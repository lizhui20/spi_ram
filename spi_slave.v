==> flow/design.v <==
module spi_slave (
    input  wire        rst_n,
    input  wire        spi_clk,
    input  wire        mosi,
    output reg         miso,
    input  wire        csb,
    input  wire        ldb,        
    input  wire [10:0] sensor_data_0,
    input  wire [10:0] sensor_data_1,
    input  wire [10:0] sensor_data_2,
    input  wire [10:0] sensor_data_3,
    input  wire [10:0] sensor_data_4,
    input  wire [10:0] sensor_data_5,
    input  wire [10:0] sensor_data_6,
    input  wire [10:0] sensor_data_7,
    input  wire [10:0] sensor_data_8,
    input  wire [10:0] sensor_data_9,
    input  wire [10:0] sensor_data_10,
    input  wire [10:0] sensor_data_11,
    input  wire [10:0] sensor_data_12,
    input  wire [10:0] sensor_data_13,
    input  wire [10:0] sensor_data_14,
    input  wire [10:0] sensor_data_15
);
    typedef enum reg [2:0] {
        IDLE       = 3'b000,   
        RW_BIT     = 3'b001,   
        ADDR_BITS  = 3'b010,   
        DATA_BITS  = 3'b100    
    } spi_state_t;
    spi_state_t current_state, next_state;
    reg [15:0] shift_reg;
    reg [4:0]  bit_counter;
    reg        read_mode;
    reg [3:0]  target_addr;
    reg [3:0]  addr_shift;
    reg [10:0] read_data_reg;
    reg        addr_received;
    reg        transaction_active;
    reg [10:0] internal_ram [0:15];
    genvar j;
    generate
        for (j = 0; j < 16; j = j + 1) begin : ram_init
            initial begin
                internal_ram[j] = 11'h0;
            end
        end
    endgenerate
    integer i;
    always @(negedge spi_clk or negedge rst_n) begin
        if (!rst_n) begin
            current_state <= IDLE;
        end else if (csb) begin
            current_state <= IDLE;
        end else begin
            current_state <= next_state;
        end
    end
    always @(*) begin
        next_state = current_state;
        case (current_state)
            IDLE: begin
                if (!csb) begin
                    next_state = RW_BIT;
                end
            end
            RW_BIT: begin
                if (bit_counter >= 5'd0) begin
                    next_state = ADDR_BITS;
                end
            end
            ADDR_BITS: begin
                if (bit_counter > 5'd4) begin
                    next_state = DATA_BITS;
                end
            end
            DATA_BITS: begin
                if (bit_counter >= 5'd15) begin
                    next_state = RW_BIT;   
                end
            end
            default: begin
                next_state = IDLE;
            end
        endcase
    end
    always @(negedge spi_clk or negedge rst_n) begin
        if (!rst_n) begin
            shift_reg <= 16'b0;
            bit_counter <= 5'b0;
            transaction_active <= 1'b0;
            read_mode <= 1'b0;
            target_addr <= 4'b0;
            addr_shift <= 4'b0;
            read_data_reg <= 11'b0;
            addr_received <= 1'b0;
        end else if (csb) begin
            transaction_active <= 1'b0;
            bit_counter <= 5'b0;
            read_mode <= 1'b0;
            addr_received <= 1'b0;
            addr_shift <= 4'b0;
            target_addr <= 4'b0;
            shift_reg <= 16'b0;
            read_data_reg <= 11'b0;
        end else begin
            if (bit_counter <= 5'd4 && !ldb) begin
                internal_ram[0] <= sensor_data_0;
                internal_ram[1] <= sensor_data_1;
                internal_ram[2] <= sensor_data_2;
                internal_ram[3] <= sensor_data_3;
                internal_ram[4] <= sensor_data_4;
                internal_ram[5] <= sensor_data_5;
                internal_ram[6] <= sensor_data_6;
                internal_ram[7] <= sensor_data_7;
                internal_ram[8] <= sensor_data_8;
                internal_ram[9] <= sensor_data_9;
                internal_ram[10] <= sensor_data_10;
                internal_ram[11] <= sensor_data_11;
                internal_ram[12] <= sensor_data_12;
                internal_ram[13] <= sensor_data_13;
                internal_ram[14] <= sensor_data_14;
                internal_ram[15] <= sensor_data_15;
            end else begin
                case (current_state)
                    IDLE: begin
                        if (!transaction_active) begin
                            transaction_active <= 1'b1;
                            bit_counter <= 5'b0;
                            shift_reg <= 16'b0;
                            addr_received <= 1'b0;
                            addr_shift <= 4'b0;
                        end
                    end
                    RW_BIT: begin
                        if (bit_counter == 5'd0) begin
                            read_mode <= mosi;
                            addr_shift <= 4'b0000;
                        end
                        shift_reg <= {shift_reg[14:0], mosi};
                        bit_counter <= bit_counter + 1'b1;
                    end
                    ADDR_BITS: begin
                        if (bit_counter >= 5'd1 && bit_counter <= 5'd4) begin
                            addr_shift <= {addr_shift[2:0], mosi};
                            if (bit_counter == 5'd4) begin
                                target_addr <= {addr_shift[2:0], mosi};
                                addr_received <= 1'b1;
                                if (read_mode) begin
                                    read_data_reg <= internal_ram[{addr_shift[2:0], mosi}];
                                end
                            end
                        end
                        shift_reg <= {shift_reg[14:0], mosi};
                        bit_counter <= bit_counter + 1'b1;
                    end
                    DATA_BITS: begin
                        if (bit_counter == 5'd15) begin
                            if (!read_mode) begin
                                internal_ram[target_addr] <= {shift_reg[9:0], mosi};
                            end
                            bit_counter <= 5'b0;   
                        end else begin
                            shift_reg <= {shift_reg[14:0], mosi};
                            bit_counter <= bit_counter + 1'b1;
                        end
                    end
                    default: begin
                    end
                endcase
            end
        end
    end
    always @(posedge spi_clk or negedge rst_n) begin
        if (!rst_n) begin
            miso <= 1'b0;
        end else begin
            if (transaction_active && read_mode && !csb) begin
                if (addr_received) begin
                    if (bit_counter >= 5'd5 && bit_counter <= 5'd15) begin
                        case (bit_counter - 5'd5)
                            5'd0:  miso <= read_data_reg[10];
                            5'd1:  miso <= read_data_reg[9];
                            5'd2:  miso <= read_data_reg[8];
                            5'd3:  miso <= read_data_reg[7];
                            5'd4:  miso <= read_data_reg[6];
                            5'd5:  miso <= read_data_reg[5];
                            5'd6:  miso <= read_data_reg[4];
                            5'd7:  miso <= read_data_reg[3];
                            5'd8:  miso <= read_data_reg[2];
                            5'd9:  miso <= read_data_reg[1];
                            5'd10: miso <= read_data_reg[0];
                            default: miso <= 1'b0;
                        endcase
                    end else begin
                        miso <= 1'b0;
                    end
                end else begin
                    miso <= 1'b0;
                end
            end else begin
                miso <= 1'b0;
            end
        end
    end
endmodule
# == From RTL to reports: spi_slave ==
# What the tools print for spi_slave, step after step.
# Lines are those of the file above, counted from 1.
# Operators carry their Yosys type and port widths (W data, S select, Z words).
# The mark n/a stands for no value.
# design
top_module,spi_slave
clk_port,spi_clk
lib,sky130hd
pvt_corner,tt_025C_1v80

# == Word level ==
# Yosys after proc, flatten, opt, wreduce and memory -nomap, before mapping. Print and check cells are not counted. Equal cells are merged and count once.
# word_totals
wordCells,287
out_inout_bits,1
register_bits,216
inputBits,181
# classes
n_mux,130
logic,1
reduce_logical,66
add_sub_neg,2
compare,7
n_eq,55
# ops
operator,n
$mux W11,86
$pmux W11 S16,1
$reduce_and A6 Y1,16
$eq A4 B4 Y1 const B,16
$reduce_bool A2 Y1,25
$mux W10,4
$eq A4 B3 Y1 const B,8
$pmux W10 S3,1
$mux W3,9
$eq A5 B3 Y1 const B,5
$ne A3 B3 Y1 const B,8
$eq A5 B4 Y1 const B,4
$mux W5,4
$mux W4,5
$eq A4 B2 Y1 const B,4
$reduce_and A5 Y1,3
$pmux W5 S3,1
$mux W1,15
$pmux W3 S4,1
$pmux W1 S11,1
$ge A5 B1 Y1 const B,2
$eq A5 B2 Y1 const B,2
$logic_not A5 Y1,2
$reduce_and A3 Y1,3
$pmux W3 S3,1
$eq A4 B1 Y1 const B,2
$logic_not A4 Y1,2
$reduce_and A4 Y1,2
# Not listed: further kinds 22, cells in them 28.

# == Longest topological paths ==
# Longest topological path by Yosys (ltp), each cell counted once; first at word level (registers and memories cut), then after technology mapping (sequential cells cut; the memories' decode and read muxes count).
# logic_depth
ltp_word,8
ABC_AREA,0
depth_mapped,10
ltp_nobuf,8

# == Synthesis result ==
# Yosys stat after the flow's synthesis: flattened, memories mapped to cells. It holds for the ABC_AREA given above (unset counts as 0); a run with the other value may have another netlist.
# types
cell,n,area_total_um2
sky130_fd_sc_hd__edfxtp_1,176,5.29E+03
sky130_fd_sc_hd__a21o_1,176,1.32E+03
sky130_fd_sc_hd__dfrtn_1,39,975.936
sky130_fd_sc_hd__o21ai_0,52,260.25
sky130_fd_sc_hd__a21oi_1,43,215.206
sky130_fd_sc_hd__nand2_1,55,206.448
sky130_fd_sc_hd__mux2_2,17,191.434
sky130_fd_sc_hd__buf_2,35,175.168
sky130_fd_sc_hd__mux2i_1,16,160.154
sky130_fd_sc_hd__buf_6,14,157.651
sky130_fd_sc_hd__a22oi_1,20,150.144
sky130_fd_sc_hd__nor2b_1,21,131.376
sky130_fd_sc_hd__clkbuf_1,34,127.622
sky130_fd_sc_hd__nor2_1,34,127.622
sky130_fd_sc_hd__nand3_1,24,120.115
sky130_fd_sc_hd__ha_1,8,100.096
sky130_fd_sc_hd__nand3b_1,13,97.594
sky130_fd_sc_hd__a31oi_1,13,81.328
# Other cell types: 57; their cells: 163.
# synth_totals
ffs,217
area_mm2,0.0111394
sequential_area_mm2,0.0063123
cell_count,953

# Measured data: module spi_slave, platform sky130hd, 2 stored runs of the flow under differing settings, order arbitrary. Input and output delays are each 20% of the period that was set; the output load is 0.01 pF.
# "power_uw": no workload was simulated; the value follows from the tool's default switching activity.
# A setting shown as -- is not set for that run.
# Among the results, -- means that no value is shown for the run.
run name,period_ns,CORE_UTILIZATION,PLACE_DENSITY_LB_ADDON,CORE_ASPECT_RATIO,CORE_MARGIN,TNS_END_PERCENT,CTS_CLUSTER_SIZE,MIN_ROUTING_LAYER,CAP_MARGIN,SLEW_MARGIN,SETUP_SLACK_MARGIN,CELL_PAD_IN_SITES_GLOBAL_PLACEMENT,ABC_AREA,GPL_TIMING_DRIVEN,post_synth_area_mm2,design.die.area_mm2,post_route_stdcell_area_mm2,ws_setup_ns,final_setup_tns_ns,hold_worst_slack_ns,power_uw
entry A,5.55,17,0.02,0.58,8,30,95,met1,20,20,--,--,--,--,0.0111394,0.0742797,0.0163732,0.046,0.000,0.432,4675
entry B,9.2,67,0.02,--,6,--,--,--,20,20,1.01,1,1,1,--,--,--,--,--,--,--
# Entry B: unfinished; error FLW-0024 in placement
